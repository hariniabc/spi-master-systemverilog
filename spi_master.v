==> flow/design.v <==
`timescale 1ns/1ps
module spi_master #(
    parameter CLK_FREQ = 50_000_000,  
    parameter SPI_FREQ = 1_000_000    
)(
    input  wire clk,
    input  wire rst,
    input  wire        start,      
    input  wire [7:0]  tx_data,    
    output reg         sclk,       
    output reg         mosi,       
    input  wire        miso,       
    output reg         cs,         
    output reg  [7:0]  rx_data,    
    output reg         done        
);
    localparam integer DIV = CLK_FREQ / (2 * SPI_FREQ);
    reg [$clog2(DIV)-1:0] div_cnt;
    reg spi_tick;
    always @(posedge clk) begin
        if (rst) begin
            div_cnt <= 0;
            spi_tick <= 0;
        end else if (div_cnt == DIV - 1) begin
            div_cnt <= 0;
            spi_tick <= 1'b1;
        end else begin
            div_cnt <= div_cnt + 1'b1;
            spi_tick <= 1'b0;
        end
    end
    localparam IDLE  = 2'd0;
    localparam LOAD  = 2'd1;
    localparam SHIFT = 2'd2;
    localparam DONE  = 2'd3;
    reg [1:0] state;
    reg [2:0] bit_cnt;
    reg [7:0] tx_shift;
    reg [7:0] rx_shift;
    always @(posedge clk) begin
        if (rst) begin
            state    <= IDLE;
            cs       <= 1'b1;
            sclk     <= 1'b0;
            mosi     <= 1'b0;
            done     <= 1'b0;
            bit_cnt  <= 3'd0;
            tx_shift <= 8'd0;
            rx_shift <= 8'd0;
            rx_data  <= 8'd0;
        end else begin
            done <= 1'b0;
            case (state)
                IDLE: begin
                    cs   <= 1'b1;
                    sclk <= 1'b0;
                    if (start) begin
                        tx_shift <= tx_data;
                        bit_cnt  <= 3'd7;
                        cs        <= 1'b0;
                        state     <= LOAD;
                    end
                end
                LOAD: begin
                    mosi  <= tx_shift[7];  
                    state <= SHIFT;
                end
                SHIFT: begin
                    if (spi_tick) begin
                        sclk <= ~sclk;
                        if (sclk == 1'b0) begin
                            rx_shift <= {rx_shift[6:0], miso};
                        end
                        else begin
                            tx_shift <= {tx_shift[6:0], 1'b0};
                            if (bit_cnt == 0) begin
                                state <= DONE;
                            end else begin
                                bit_cnt <= bit_cnt - 1'b1;
                                mosi    <= tx_shift[6];
                            end
                        end
                    end
                end
                DONE: begin
                    cs      <= 1'b1;
                    sclk    <= 1'b0;
                    rx_data <= rx_shift;
                    done    <= 1'b1;
                    state   <= IDLE;
                end
                default: state <= IDLE;
            endcase
        end
    end
endmodule
=== Tool chain data of spi_master ===
The steps from the RTL of spi_master to its reports follow in flow order.
Line numbers count from 1 in the design file above.
Library cell names are shortened.
Not given: n/a

* Design top: spi_master
* Clock input: clk
* Cell library: sky130hd
* Corner: tt_025C_1v80

=== Word-level counts ===
Counts by Yosys on the flattened word-level netlist (proc, flatten, opt, wreduce; memories kept). Register bits leave out memories and registers merged into their read ports (data or address). Print and check cells are left out.

* Register bits: 39
* Input bits: 12
* Output and inout bits: 12

* Add/sub/neg operators: 2
* Equality and inequality tests: 9
* Muxes and demuxes: 24
* Bitwise gates (word level): 1
* Reduce/logical cells: 15

{| class="wikitable"
|+ Operators with widths
! operator !! count
|-
| 2-to-1 mux 8 bit || 3
|-
| case mux 8 bit (select 2 bit) || 1
|-
| 2-to-1 mux 3 bit || 4
|-
| inequality test 2 bit (second input constant) || 5
|-
| AND reduction 5 bit || 2
|-
| nonzero test 2 bit || 4
|-
| AND reduction 4 bit || 2
|-
| case mux 2 bit (select 4 bit) || 1
|-
| 2-to-1 mux 2 bit || 4
|-
| 2-to-1 mux 1 bit || 7
|-
| case mux 3 bit (select 2 bit) || 1
|-
| case mux 1 bit (select 2 bit) || 3
|-
| adder 5 x 1 -> 5 bit (second input constant) || 1
|-
| equality test 5 bit (second input constant) || 1
|-
| equality test 2 bit (second input constant) || 2
|-
| OR reduction 2 bit || 2
|-
| nonzero test 4 bit || 1
|-
| subtractor 3 x 1 -> 3 bit (second input constant) || 1
|-
| zero test 3 bit || 1
|-
| AND reduction 3 bit || 1
|-
| equality test 2 x 1 -> 1 bit (second input constant) || 1
|-
| zero test 2 bit || 1
|-
| AND reduction 2 bit || 1
|-
| NOT 1 bit || 1
|}

=== Longest topological paths ===
Depth = most cells in a row (Yosys ltp): at word level without a register or memory, in the mapped netlist without a sequential cell, where the memories' decode and read muxes count.

* Word-level depth: 5
* ABC_AREA: 0
* Gate-level depth with buffers: 5

=== Netlist ===
Yosys stat after the flow's synthesis: flattened, memories mapped to cells. It holds for the ABC_AREA given above (unset counts as 0); a run with the other value may have another netlist.
Totals and module areas in this step are rounded.

{| class="wikitable"
|+ Cell types
! cell !! count !! area in all (um^2)
|-
| dfxtp_1 || 41 || 820.787
|-
| mux2i_1 || 23 || 230.221
|-
| nor2_1 || 27 || 101.347
|-
| a311oi_1 || 10 || 87.584
|-
| a21oi_1 || 10 || 50.048
|-
| ha_1 || 4 || 50.048
|-
| buf_6 || 4 || 45.043
|-
| inv_1 || 7 || 26.275
|-
| nand2_1 || 7 || 26.275
|-
| nand2b_1 || 4 || 25.024
|-
| nor2b_1 || 3 || 18.768
|-
| nor4_1 || 3 || 18.768
|-
| xor2_1 || 2 || 17.517
|-
| a211oi_1 || 2 || 15.014
|-
| buf_4 || 2 || 15.014
|-
| clkbuf_1 || 4 || 15.014
|-
| mux2_4 || 1 || 15.014
|-
| nand3b_1 || 2 || 15.014
|}

Other cell types: 14; their cells: 19.

* Standard cells after synthesis: 175
* Mapped area: 1730 um^2
* Sequential part of the area: 821 um^2
* Mapped flip-flops: 41
* Buffer cells: 12

=== Worst setup path after synthesis ===
Source: OpenSTA report_checks on the synthesized netlist (no wires, ideal clock, input and output delay 20% of the period each), path of least setup slack; recovery checks are left aside. Register names are those of the netlist, which keeps one name where synthesis merged equal registers.

* Path kind: flip-flop to flip-flop
* Start: register bit_cnt[0]
* End: register bit_cnt[1]
* Period: 1.79 ns
* Library setup time: 0.133 ns
* Arrival time: 1.130 ns
* Data required time: 1.657 ns
* Setup slack: 0.527 ns
* Path delay: 1.263 ns
* Driving pins on the path: 6
* Synthesis period reached: 1.263 ns

"path delay" is the arrival time less input delay plus setup time.
"driving pins on the path": output pins that drive a net of the path, with the launching flip-flop's if there is one; two outputs of one cell count as two.
"synthesis period reached" = period - worst setup slack (recovery checks aside). The figure is calculated, with input and output delays left at 20% of the set period.
The rows between start and end are the longest chain of elaborated cells between them; the timing report does not say that the signal goes this way. Where chains are equally long, one stands for them.
Each line given opens the expression or statement behind the cell; cells for indexed reads and writes are added by Yosys, which also makes memories of some case tables.
A register here has more assigning lines than the two given.

* Cells stage by stage: dfxtp_1 inv_1 ha_1 nor2b_1 nor4_1 nor4_2
* Length of the longest elaborated chain: 5

{| class="wikitable"
|+ RTL lines, path after synthesis
! what !! line !! RTL
|-
| from (decl) || 37 || <nowiki>reg [2:0] bit_cnt;</nowiki>
|-
| from (assign) || 47 || <nowiki>bit_cnt  <= 3'd0;</nowiki>
|-
| from (assign) || 79 || <nowiki>bit_cnt <= bit_cnt - 1'b1;</nowiki>
|-
| subtractor 3 x 1 -> 3 bit || 79 ||
|-
| 2-to-1 mux 3 bit || 76 || <nowiki>if (bit_cnt == 0) begin</nowiki>
|-
| 2-to-1 mux 3 bit || 71 || <nowiki>if (sclk == 1'b0) begin</nowiki>
|-
| 2-to-1 mux 3 bit || 69 || <nowiki>if (spi_tick) begin</nowiki>
|-
| case mux 3 bit (select 2 bit) || 53 || <nowiki>case (state)</nowiki>
|-
| to (assign) || 47 ||
|-
| to (assign) || 79 ||
|-
| to (decl) || 37 ||
|}

=== Path in the finished layout ===
From the final timing report of record 1: the path of least setup slack in the routed layout; clock arrival at registers is part of the times.

* Path kind: flip-flop to output port
* Start: register sclk
* End: output port sclk
* Period: 2.04 ns
* Arrival time: 1.29 ns
* Data required time: 1.63 ns
* Setup slack: 0.34 ns
* Driving pins on the path: 2

A register here has more assigning lines than the two given.

* Cells stage by stage: dfxtp_2 clkdlybuf4s50_1
* Length of the longest elaborated chain: 0

{| class="wikitable"
|+ RTL lines, path post-layout
! what !! line !! RTL
|-
| from (decl) || 10 || <nowiki>output reg         sclk,</nowiki>
|-
| from (assign) || 44 || <nowiki>sclk     <= 1'b0;</nowiki>
|-
| from (assign) || 70 || <nowiki>sclk <= ~sclk;</nowiki>
|-
| to (decl) || 10 ||
|}

==> results <==
Module spi_master, platform sky130hd: 2 stored runs of the flow (Yosys, OpenROAD) with differing settings, in no particular order. Input and output delays are each 20% of the period that was set; the output load is 0.01 pF.
"achieved clock period": clock period set for the run, less the worst setup slack. It is reckoned from that one timing run; input and output delays stay at 20% of the period that was set.
"worst setup path time" = time allowed to the worst setup path (clock period - input delay - output delay, where it has them) - its slack; a late launch clock adds to it, a late capture clock takes from it.
By "power" is meant OpenSTA's value without simulated activity: inputs other than the clock are taken to toggle once in ten clock periods, and the tool carries that through the logic.
The measured numbers are rounded.

Record 1
==> flow/run.sh <==
#!/bin/bash
# the make line also repeats the synthesis and layout settings of config.mk as NAME=value (left out here)
make -C /OpenROAD-flow-scripts/flow DESIGN_CONFIG=/design/flow/config.mk WORK_HOME=/design/flow/orfs CLKGATE_MAP_FILE= finish
==> flow/config.mk <==
export PLATFORM = sky130hd
export DESIGN_NAME = spi_master
export DESIGN_NICKNAME = spi_master
export VERILOG_FILES = /design/flow/design.v
export SDC_FILE = /design/flow/constraint.sdc
export NUM_CORES = 4
export LEC_CHECK = 0
export CAP_MARGIN = 20
export CORE_ASPECT_RATIO = 0.59
export CORE_MARGIN = 2
export CORE_UTILIZATION = 36
export GPL_ROUTABILITY_DRIVEN = 1
export GPL_TIMING_DRIVEN = 1
export MAX_ROUTING_LAYER = met4
export PLACE_DENSITY = 0.46
export SETUP_SLACK_MARGIN = 0.24
export SLEW_MARGIN = 25
export TNS_END_PERCENT = 85
==> flow/constraint.sdc <==
create_clock -name core_clock -period 2.04 [get_ports {clk}]
set_input_delay 0.4080 -clock core_clock [delete_from_list [all_inputs] [get_ports {clk}]]
set_output_delay 0.4080 -clock core_clock [all_outputs]
set_load 0.01 [all_outputs]

==> results of record 1 <==
chip area after synthesis (Yosys): 1730 um^2
die area: 5400 um^2
standard-cell area of the final layout: 2070 um^2
utilization: 0.447
worst setup slack after layout: 0.342 ns
power: 1540 µW
achieved clock period: 1.698 ns
worst setup path time: 1.29 ns
worst setup path kind: flip-flop to output port

Record 2
==> flow/run.sh <==
#!/bin/bash
# the make line also repeats the synthesis and layout settings of config.mk as NAME=value (left out here)
make -C /OpenROAD-flow-scripts/flow DESIGN_CONFIG=/design/flow/config.mk WORK_HOME=/design/flow/orfs CLKGATE_MAP_FILE= finish
==> flow/config.mk <==
export PLATFORM = sky130hd
export DESIGN_NAME = spi_master
export DESIGN_NICKNAME = spi_master
export VERILOG_FILES = /design/flow/design.v
export SDC_FILE = /design/flow/constraint.sdc
export NUM_CORES = 4
export LEC_CHECK = 0
export CAP_MARGIN = 20
export CORE_MARGIN = 2
export CORE_UTILIZATION = 40
export SLEW_MARGIN = 20
==> flow/constraint.sdc <==
create_clock -name core_clock -period 1.25 [get_ports {clk}]
set_input_delay 0.2500 -clock core_clock [delete_from_list [all_inputs] [get_ports {clk}]]
set_output_delay 0.2500 -clock core_clock [all_outputs]
set_load 0.01 [all_outputs]

==> results of record 2 <==
chip area after synthesis (Yosys): 1730 um^2
die area: 4870 um^2
standard-cell area of the final layout: 2330 um^2
utilization: 0.571
worst setup slack after layout: 0.010 ns
power: 3050 µW
achieved clock period: 1.240 ns
worst setup path time: 1.24 ns
worst setup path kind: flip-flop to flip-flop
